==> flow/design.v <==
module tdg(
  input wire clk,
  input wire reset,
  output reg [16:0] ad,
  output reg [1:0] cs,
  output reg [2:0] cycle
);
parameter admax = 131071; 
always@(posedge clk)
  begin
    if(!reset)
	  begin
	    cs=2'b01;
		cycle=3'b000;
		ad=17'h00000;
	  end
	else if(!((cs==2'b10)&&(ad==admax)&&(cycle==3'b101)))
	  begin
		if(ad==admax)
		  begin
		    if(cycle<5)
			  begin
			    ad=0;
				cycle=cycle+1;
			  end
			if(cycle==5)
			  begin
			    ad=0;
				cycle=0;
				cs=10;
			  end
		  end
		else
	      ad=ad+1;  
	  end
  end
endmodule
module march(
  input wire [16:0] ad,
  input wire [2:0] cycle,
  input wire [1:0] cs,
  output reg oe,
  output reg [1:0] we,
  output reg [16:0] a,
  output reg [7:0] data, 
  inout [15:0] io 
);
parameter admax = 131071; 
reg [15:0] io_t;
assign io[15:8]=(cs[1]&&we[1])?io_t[15:8]:8'bzzzzzzzz; 
assign io[7:0]=(cs[0]&&we[0])?io_t[7:0]:8'bzzzzzzzz; 
always@(cycle or ad or cs)
  begin
    case(cycle)
	  3'b000: begin
	            oe=0; we=2'b11; a=ad;
				case(cs)
				  2'b01: begin io_t[7:0]=8'h00; end
				  2'b10: begin io_t[15:8]=8'h00; end
				  default: begin end
				endcase
	          end
	  3'b001: begin
	            oe=1; we=2'b00; a=ad;
				case(cs)
				  2'b01: begin  data[7:0]=io[7:0]; end
				  2'b10: begin  data[7:0]=io[15:8]; end
				  default: begin end
				endcase
				oe=0; we=2'b11; a=ad;
				case(cs)
				  2'b01: begin  io_t[7:0]=8'hff; end
				  2'b10: begin  io_t[15:8]=8'hff; end
				  default: begin end
				endcase
	          end
	  3'b010: begin
	            oe=1; we=2'b00; a=ad;
				case(cs)
				  2'b01: begin  data[7:0]=io[7:0]; end
				  2'b10: begin data[7:0]=io[15:8]; end
				  default: begin end
				endcase
				oe=0; we=2'b11;
				case(cs)
				  2'b01: begin io_t[7:0]=8'h00; end
				  2'b10: begin io_t[15:8]=8'h00; end
				  default: begin end
				endcase
	          end
	  3'b011: begin
	            oe=1; we=2'b00; a = admax-ad;
				case(cs)
				  2'b01: begin data[7:0]=io[7:0]; end
				  2'b10: begin data[7:0]=io[15:8]; end
				  default: begin end
				endcase
				oe=0; we=2'b11; 
				case(cs)
				  2'b01: begin  io_t[7:0]=8'hff; end
				  2'b10: begin  io_t[15:8]=8'hff; end
				  default: begin end
				endcase
	          end
	  3'b100: begin
	            oe=1; we=2'b00; a = admax-ad;
				case(cs)
				  2'b01: begin  data[7:0]=io[7:0]; end
				  2'b10: begin  data[7:0]=io[15:8]; end
				  default: begin end
				endcase
				oe=0; we=2'b11;
				case(cs)
				  2'b01: begin  io_t[7:0]=8'h00; end
				  2'b10: begin  io_t[15:8]=8'h00; end
				  default: begin end
				endcase
	          end
	  3'b101: begin
	            oe=1; we=2'b00; a=ad;
				case(cs)
				  2'b01: begin data[7:0]=io[7:0]; end
				  2'b10: begin  data[7:0]=io[15:8]; end
				  default: begin end
				endcase
	          end
	  default: begin end
	endcase
  end  
endmodule
module rde(
  input wire reset,
  input wire [16:0] a, 
  input wire [2:0] cycle, 
  input wire [1:0] cs, 
  input wire [7:0] data, 
  output reg [7:0] addr, 
  output reg [25:0] record  
);
reg [7:0] error;   
always@(a or cycle or cs or reset)
  begin
    if(!reset)
	  begin
	    addr[7:0]=8'h00;
	  end
	else
	  begin
		case(cycle)
		  3'b001,
		  3'b011,
		  3'b101: begin
					error[7:0]=data[7:0]^8'h00;
					if(error!=8'h00)
					  begin
						addr=addr+1;
						record[25:4]={cs[1:0],a[16:0],cycle[2:0]};
						case(error)
						  8'h01: record[3:0]=4'b0000;
						  8'h02: record[3:0]=4'b0001;
						  8'h04: record[3:0]=4'b0010;
						  8'h08: record[3:0]=4'b0011;
						  8'h10: record[3:0]=4'b0100;
						  8'h20: record[3:0]=4'b0101;
						  8'h40: record[3:0]=4'b0110;
						  8'h80: record[3:0]=4'b0111;
						  default: begin 
									 if(error[0]==1)
									   begin record[3:0]=4'b1000; end
									 else if(error[1:0]==2'b10)
									   begin record[3:0]=4'b1001; end
									 else if(error[2:0]==3'b100)
									   begin record[3:0]=4'b1010; end
									 else if(error[3:0]==4'b1000)
									   begin record[3:0]=4'b1011; end
									 else if(error[4:0]==5'b10000)
									   begin record[3:0]=4'b1100; end
									 else if(error[5:0]==2'b100000)
									   begin record[3:0]=4'b1101; end
									 else if(error[6:0]==2'b1000000)
									   begin record[3:0]=4'b1110; end
								   end
						endcase
					  end
				  end	  
		  3'b010,
		  3'b100: begin
					error[7:0]=data[7:0]^8'hff;
					if(error!=8'h00)
					  begin
						addr=addr+1;
						record[25:4]={cs[1:0],a[16:0],cycle[2:0]};
						case(error)
						  8'h01: record[3:0]=4'b0000;
						  8'h02: record[3:0]=4'b0001;
						  8'h04: record[3:0]=4'b0010;
						  8'h08: record[3:0]=4'b0011;
						  8'h10: record[3:0]=4'b0100;
						  8'h20: record[3:0]=4'b0101;
						  8'h40: record[3:0]=4'b0110;
						  8'h80: record[3:0]=4'b0111;
						  default: begin 
									 if(error[0]==1)
									   begin record[3:0]=4'b1000; end
									 else if(error[1:0]==2'b10)
									   begin record[3:0]=4'b1001; end
									 else if(error[2:0]==3'b100)
									   begin record[3:0]=4'b1010; end
									 else if(error[3:0]==4'b1000)
									   begin record[3:0]=4'b1011; end
									 else if(error[4:0]==5'b10000)
									   begin record[3:0]=4'b1100; end
									 else if(error[5:0]==2'b100000)
									   begin record[3:0]=4'b1101; end
									 else if(error[6:0]==2'b1000000)
									   begin record[3:0]=4'b1110; end
								   end
						endcase
					  end
				  end
		  default: begin end
		endcase
    end
  end
endmodule 
# ---- Reports on tdg
# What the tools print for tdg, step after step.
# Lines are those of the file above, counted from 1.
# Operators carry their Yosys type and port widths (W data, S select, Z words).
# Cell names lack the library's common part.
# Not given: --
dict set report design {
  top_module {tdg}
  clock {clk}
  lib {sky130hd}
  corner {tt_025C_1v80}
}

# ---- Word level
# Yosys after proc, flatten, opt, wreduce and memory -nomap, before mapping. Memory bits, and registers merged into a memory's read port (data or address), are not among the register bits. Print and check cells are not counted. Equal cells are merged and count once.
dict set report word_totals {
  ff_bits 22
  in_bits 2
  out_inout_bits 22
  elab_cells 25
}
dict set report op_classes {
  n_addsub 2
  compare 1
  eq_ne 5
  n_mux 8
  n_logic 1
  n_reduce_logical 5
}
# operator n
set op_table {}
lappend op_table {{$mux W17} 3}
lappend op_table {{$add A17 B1 Y17 const B} 1}
lappend op_table {{$eq A17 B17 Y1 const B} 1}
lappend op_table {{$mux W3} 5}
lappend op_table {{$eq A3 B3 Y1 const B} 2}
lappend op_table {{$reduce_and A2 Y1} 2}
lappend op_table {{$add A3 B1 Y3 const B} 1}
lappend op_table {{$ne A3 B1 Y1 const B} 1}
lappend op_table {{$lt A3 B3 Y1 const B} 1}
lappend op_table {{$reduce_and A3 Y1} 1}
lappend op_table {{$logic_and A1 B1 Y1} 2}
lappend op_table {{$eq A2 B2 Y1 const B} 1}
lappend op_table {{$not A1 Y1} 1}

# ---- Logic depth
# Depth = most cells in a row (Yosys ltp): at word level without a register or memory, in the mapped netlist without a sequential cell, where the memories' decode and read muxes count.
dict set report depth {
  word_depth 8
  abc_area 0
  depth_mapped 9
  ltp_nobuf 8
}

# ---- Synthesis result
# Source: synth_stat.txt of the flow (Yosys; design flattened, memories mapped). It holds for the ABC_AREA given above (unset counts as 0); a run with the other value may have another netlist.
dict set report mapped {
  stdcells 131
  synth_area_um2 1159.9
  seq_area_um2 440.4
  ffs 22
}
# cell n
set by_type {}
lappend by_type {dfxtp_1 22}
lappend by_type {a21oi_1 14}
lappend by_type {o31ai_1 7}
lappend by_type {or4_1 7}
lappend by_type {ha_1 4}
lappend by_type {nand2_1 12}
lappend by_type {nor2b_1 4}
lappend by_type {nor3_1 5}
lappend by_type {nand4b_4 1}
lappend by_type {o211ai_1 3}
lappend by_type {mux2i_1 2}
lappend by_type {nand3_2 2}
lappend by_type {o21ai_0 4}
lappend by_type {inv_1 5}
lappend by_type {nand4_1 3}
lappend by_type {and4_1 2}
lappend by_type {o41ai_1 2}
lappend by_type {nand3_1 3}
# Other cell types: 22; their cells: 29.

# ---- Worst setup path after synthesis
# Path of least setup slack by OpenSTA after synthesis, without wires, with an ideal clock, recovery checks aside; 20% of the period is set as input and as output delay. Where synthesis merged equal registers, the netlist keeps one of their names.
dict set report synth_path {
  kind {reg2reg}
  start {register ad[8]}
  end {register cycle[1]}
  period_ns 3.9
  setup_time_ns 0.095
  t_first_pin_ns 0.000
  arrival_time_ns 2.043
  required_time_ns 3.805
  slack_ns 1.762
  delay_ns 2.138
  stages 9
  path_buffers 1
  synth_period_reached_ns 2.138
}
# "delay_ns" is the arrival time less input delay plus setup time.
# "stages": output pins that drive a net of the path, with the launching flip-flop's if there is one; two outputs of one cell count as two.
# "synth_period_reached_ns" is the clock period less the worst setup slack; recovery checks do not enter. This is arithmetic on one report: input and output delays are still those of the set period (20% each).
# The rows between start and end are the longest chain of elaborated cells between them; the timing report does not say that the signal goes this way. Where chains are equally long, one stands for them.
# A line is the first line of the expression or statement that the cell stems from. Yosys adds cells for indexed reads and writes and turns some case tables into memories.
# A register here has more assigning lines than the two given.
dict set report synth_via {
  cell_sequence {dfxtp_1 > and4_1 > nand4_1 > nor3_1 > ha_1 > clkbuf_1 > nand2_1 > a211o_1 > a221oi_1}
  elab_chain_cells 7
  cells_between 10
  classes_between {eq/ne (2); mux (4); logic (1); reduce/logical (3)}
}
# item line_no
set synth_rtl {}
lappend synth_rtl {{start: declaration} 4} ;# output reg [16:0] ad,
lappend synth_rtl {{start: assignment} 15} ;# ad=17'h00000;
lappend synth_rtl {{start: assignment} 34} ;# ad=ad+1;
lappend synth_rtl {{$eq A17 B17 Y1} 17} ;# else if(!((cs==2'b10)&&(ad==admax)&&(cycle==3'b101)))
lappend synth_rtl {{$logic_and A1 B1 Y1 x2} 17}
lappend synth_rtl {{$mux W3} 17}
lappend synth_rtl {{$mux W3} 11} ;# if(!reset)
lappend synth_rtl {{$eq A3 B3 Y1} 26} ;# if(cycle==5)
lappend synth_rtl {{$mux W3} 26}
lappend synth_rtl {{end: assignment} 24} ;# cycle=cycle+1;
lappend synth_rtl {{end: assignment} 29} ;# cycle=0;
lappend synth_rtl {{end: declaration} 6} ;# output reg [2:0] cycle

# ---- Timing after layout
# From the final timing report of run 2: the path of least setup slack in the routed layout; clock arrival at registers is part of the times.
dict set report layout_path {
  kind {reg2reg}
  start {register ad[3]}
  end {register ad[9]}
  period_ns 2.57
  setup_time_ns 0.09
  t_first_pin_ns 0.31
  arrival_time_ns 2.45
  required_time_ns 2.79
  slack_ns 0.35
  stages 9
  path_buffers 1
}
# The rows between start and end are the longest chain of elaborated cells between them; the timing report does not say that the signal goes this way. Where chains are equally long, one stands for them.
# A register here has more assigning lines than the two given.
dict set report layout_via {
  cell_sequence {dfxtp_1 > and4_1 > nand4_1 > nor3_1 > ha_1 > a21boi_4 > buf_12 > nor4_1 > o22a_1}
  elab_chain_cells 8
  cells_between 13
  classes_between {add/sub (1); eq/ne (3); mux (5); logic (1); reduce/logical (3)}
}
# item line_no
set layout_rtl {}
lappend layout_rtl {{start: declaration} 4} ;# output reg [16:0] ad,
lappend layout_rtl {{start: assignment} 15} ;# ad=17'h00000;
lappend layout_rtl {{start: assignment} 34} ;# ad=ad+1;
lappend layout_rtl {{$eq A17 B17 Y1} 17} ;# else if(!((cs==2'b10)&&(ad==admax)&&(cycle==3'b101)))
lappend layout_rtl {{$logic_and A1 B1 Y1 x2} 17}
lappend layout_rtl {{$mux W3} 17}
lappend layout_rtl {{$mux W3} 11} ;# if(!reset)
lappend layout_rtl {{$eq A3 B3 Y1} 26} ;# if(cycle==5)
lappend layout_rtl {{$mux W17} 26}
lappend layout_rtl {{$mux W17} 19} ;# if(ad==admax)
lappend layout_rtl {{end: assignment} 15}
lappend layout_rtl {{end: assignment} 34}
lappend layout_rtl {{end: declaration} 4}

Appendix: measured runs

2 stored runs of tdg in the flow (synthesis by Yosys, layout by OpenROAD, sky130hd cells), in arbitrary order. Constraints: input delay and output delay 20% of the set period each, output load 0.01 pF.
"period_reached_ns": clock period set for the run, less the worst setup slack. It is reckoned from that one timing run; input and output delays stay at 20% of the period that was set.
By "worst_path_ns" is meant the share of the clock period that the worst setup path is allowed (20% is reserved at inputs, 20% at outputs), minus its slack. Clock arrival times at its registers enter into it.
"fin_power_uw" is the tool's figure for a default switching activity; nothing was simulated.

[flow] run 1: files
==> flow/run.sh <==
#!/bin/bash
# the make line also repeats the synthesis and layout settings of config.mk as NAME=value (left out here)
make -C /OpenROAD-flow-scripts/flow DESIGN_CONFIG=/design/flow/config.mk WORK_HOME=/design/flow/orfs CLKGATE_MAP_FILE= finish
==> flow/config.mk <==
export PLATFORM = sky130hd
export DESIGN_NAME = tdg
export DESIGN_NICKNAME = tdg
export VERILOG_FILES = /design/flow/design.v
export SDC_FILE = /design/flow/constraint.sdc
export NUM_CORES = 4
export LEC_CHECK = 0
export ABC_AREA = 0
export CAP_MARGIN = 20
export CELL_PAD_IN_SITES_DETAIL_PLACEMENT = 1
export CORE_MARGIN = 2
export CORE_UTILIZATION = 59
export CTS_CLUSTER_SIZE = 63
export HOLD_SLACK_MARGIN = 0.18
export MIN_ROUTING_LAYER = met1
export SLEW_MARGIN = 35
==> flow/constraint.sdc <==
create_clock -name core_clock -period 2.82 [get_ports {clk}]
set_input_delay 0.5640 -clock core_clock [delete_from_list [all_inputs] [get_ports {clk}]]
set_output_delay 0.5640 -clock core_clock [all_outputs]
set_load 0.01 [all_outputs]

[flow] run 1: no results, placement failed with DPL-0033

[flow] run 2: files
==> flow/run.sh <==
#!/bin/bash
# the make line also repeats the synthesis and layout settings of config.mk as NAME=value (left out here)
make -C /OpenROAD-flow-scripts/flow DESIGN_CONFIG=/design/flow/config.mk WORK_HOME=/design/flow/orfs CLKGATE_MAP_FILE= finish
==> flow/config.mk <==
export PLATFORM = sky130hd
export DESIGN_NAME = tdg
export DESIGN_NICKNAME = tdg
export VERILOG_FILES = /design/flow/design.v
export SDC_FILE = /design/flow/constraint.sdc
export NUM_CORES = 4
export LEC_CHECK = 0
export CAP_MARGIN = 20
export CORE_MARGIN = 2
export CORE_UTILIZATION = 40
export SETUP_SLACK_MARGIN = 0.1
export SLEW_MARGIN = 20
==> flow/constraint.sdc <==
create_clock -name core_clock -period 2.57 [get_ports {clk}]
set_input_delay 0.5140 -clock core_clock [delete_from_list [all_inputs] [get_ports {clk}]]
set_output_delay 0.5140 -clock core_clock [all_outputs]
set_load 0.01 [all_outputs]

[flow] run 2: metrics
[metrics] hold_ws_ns = 0.502
[metrics] worstSetupSlack_ns = 0.345
[metrics] finalCellArea_um2 = 1473.9
[metrics] ys_area_um2 = 1159.9
[metrics] finalUtil_pct = 53.4
[metrics] period_reached_ns = 2.225
[metrics] final_setup_tns_ns = 0.000
[metrics] die_um2 = 3346.6
[metrics] worst_path_ns = 2.22
[metrics] worstPathKind = reg2reg
[metrics] fin_power_uw = 565.6
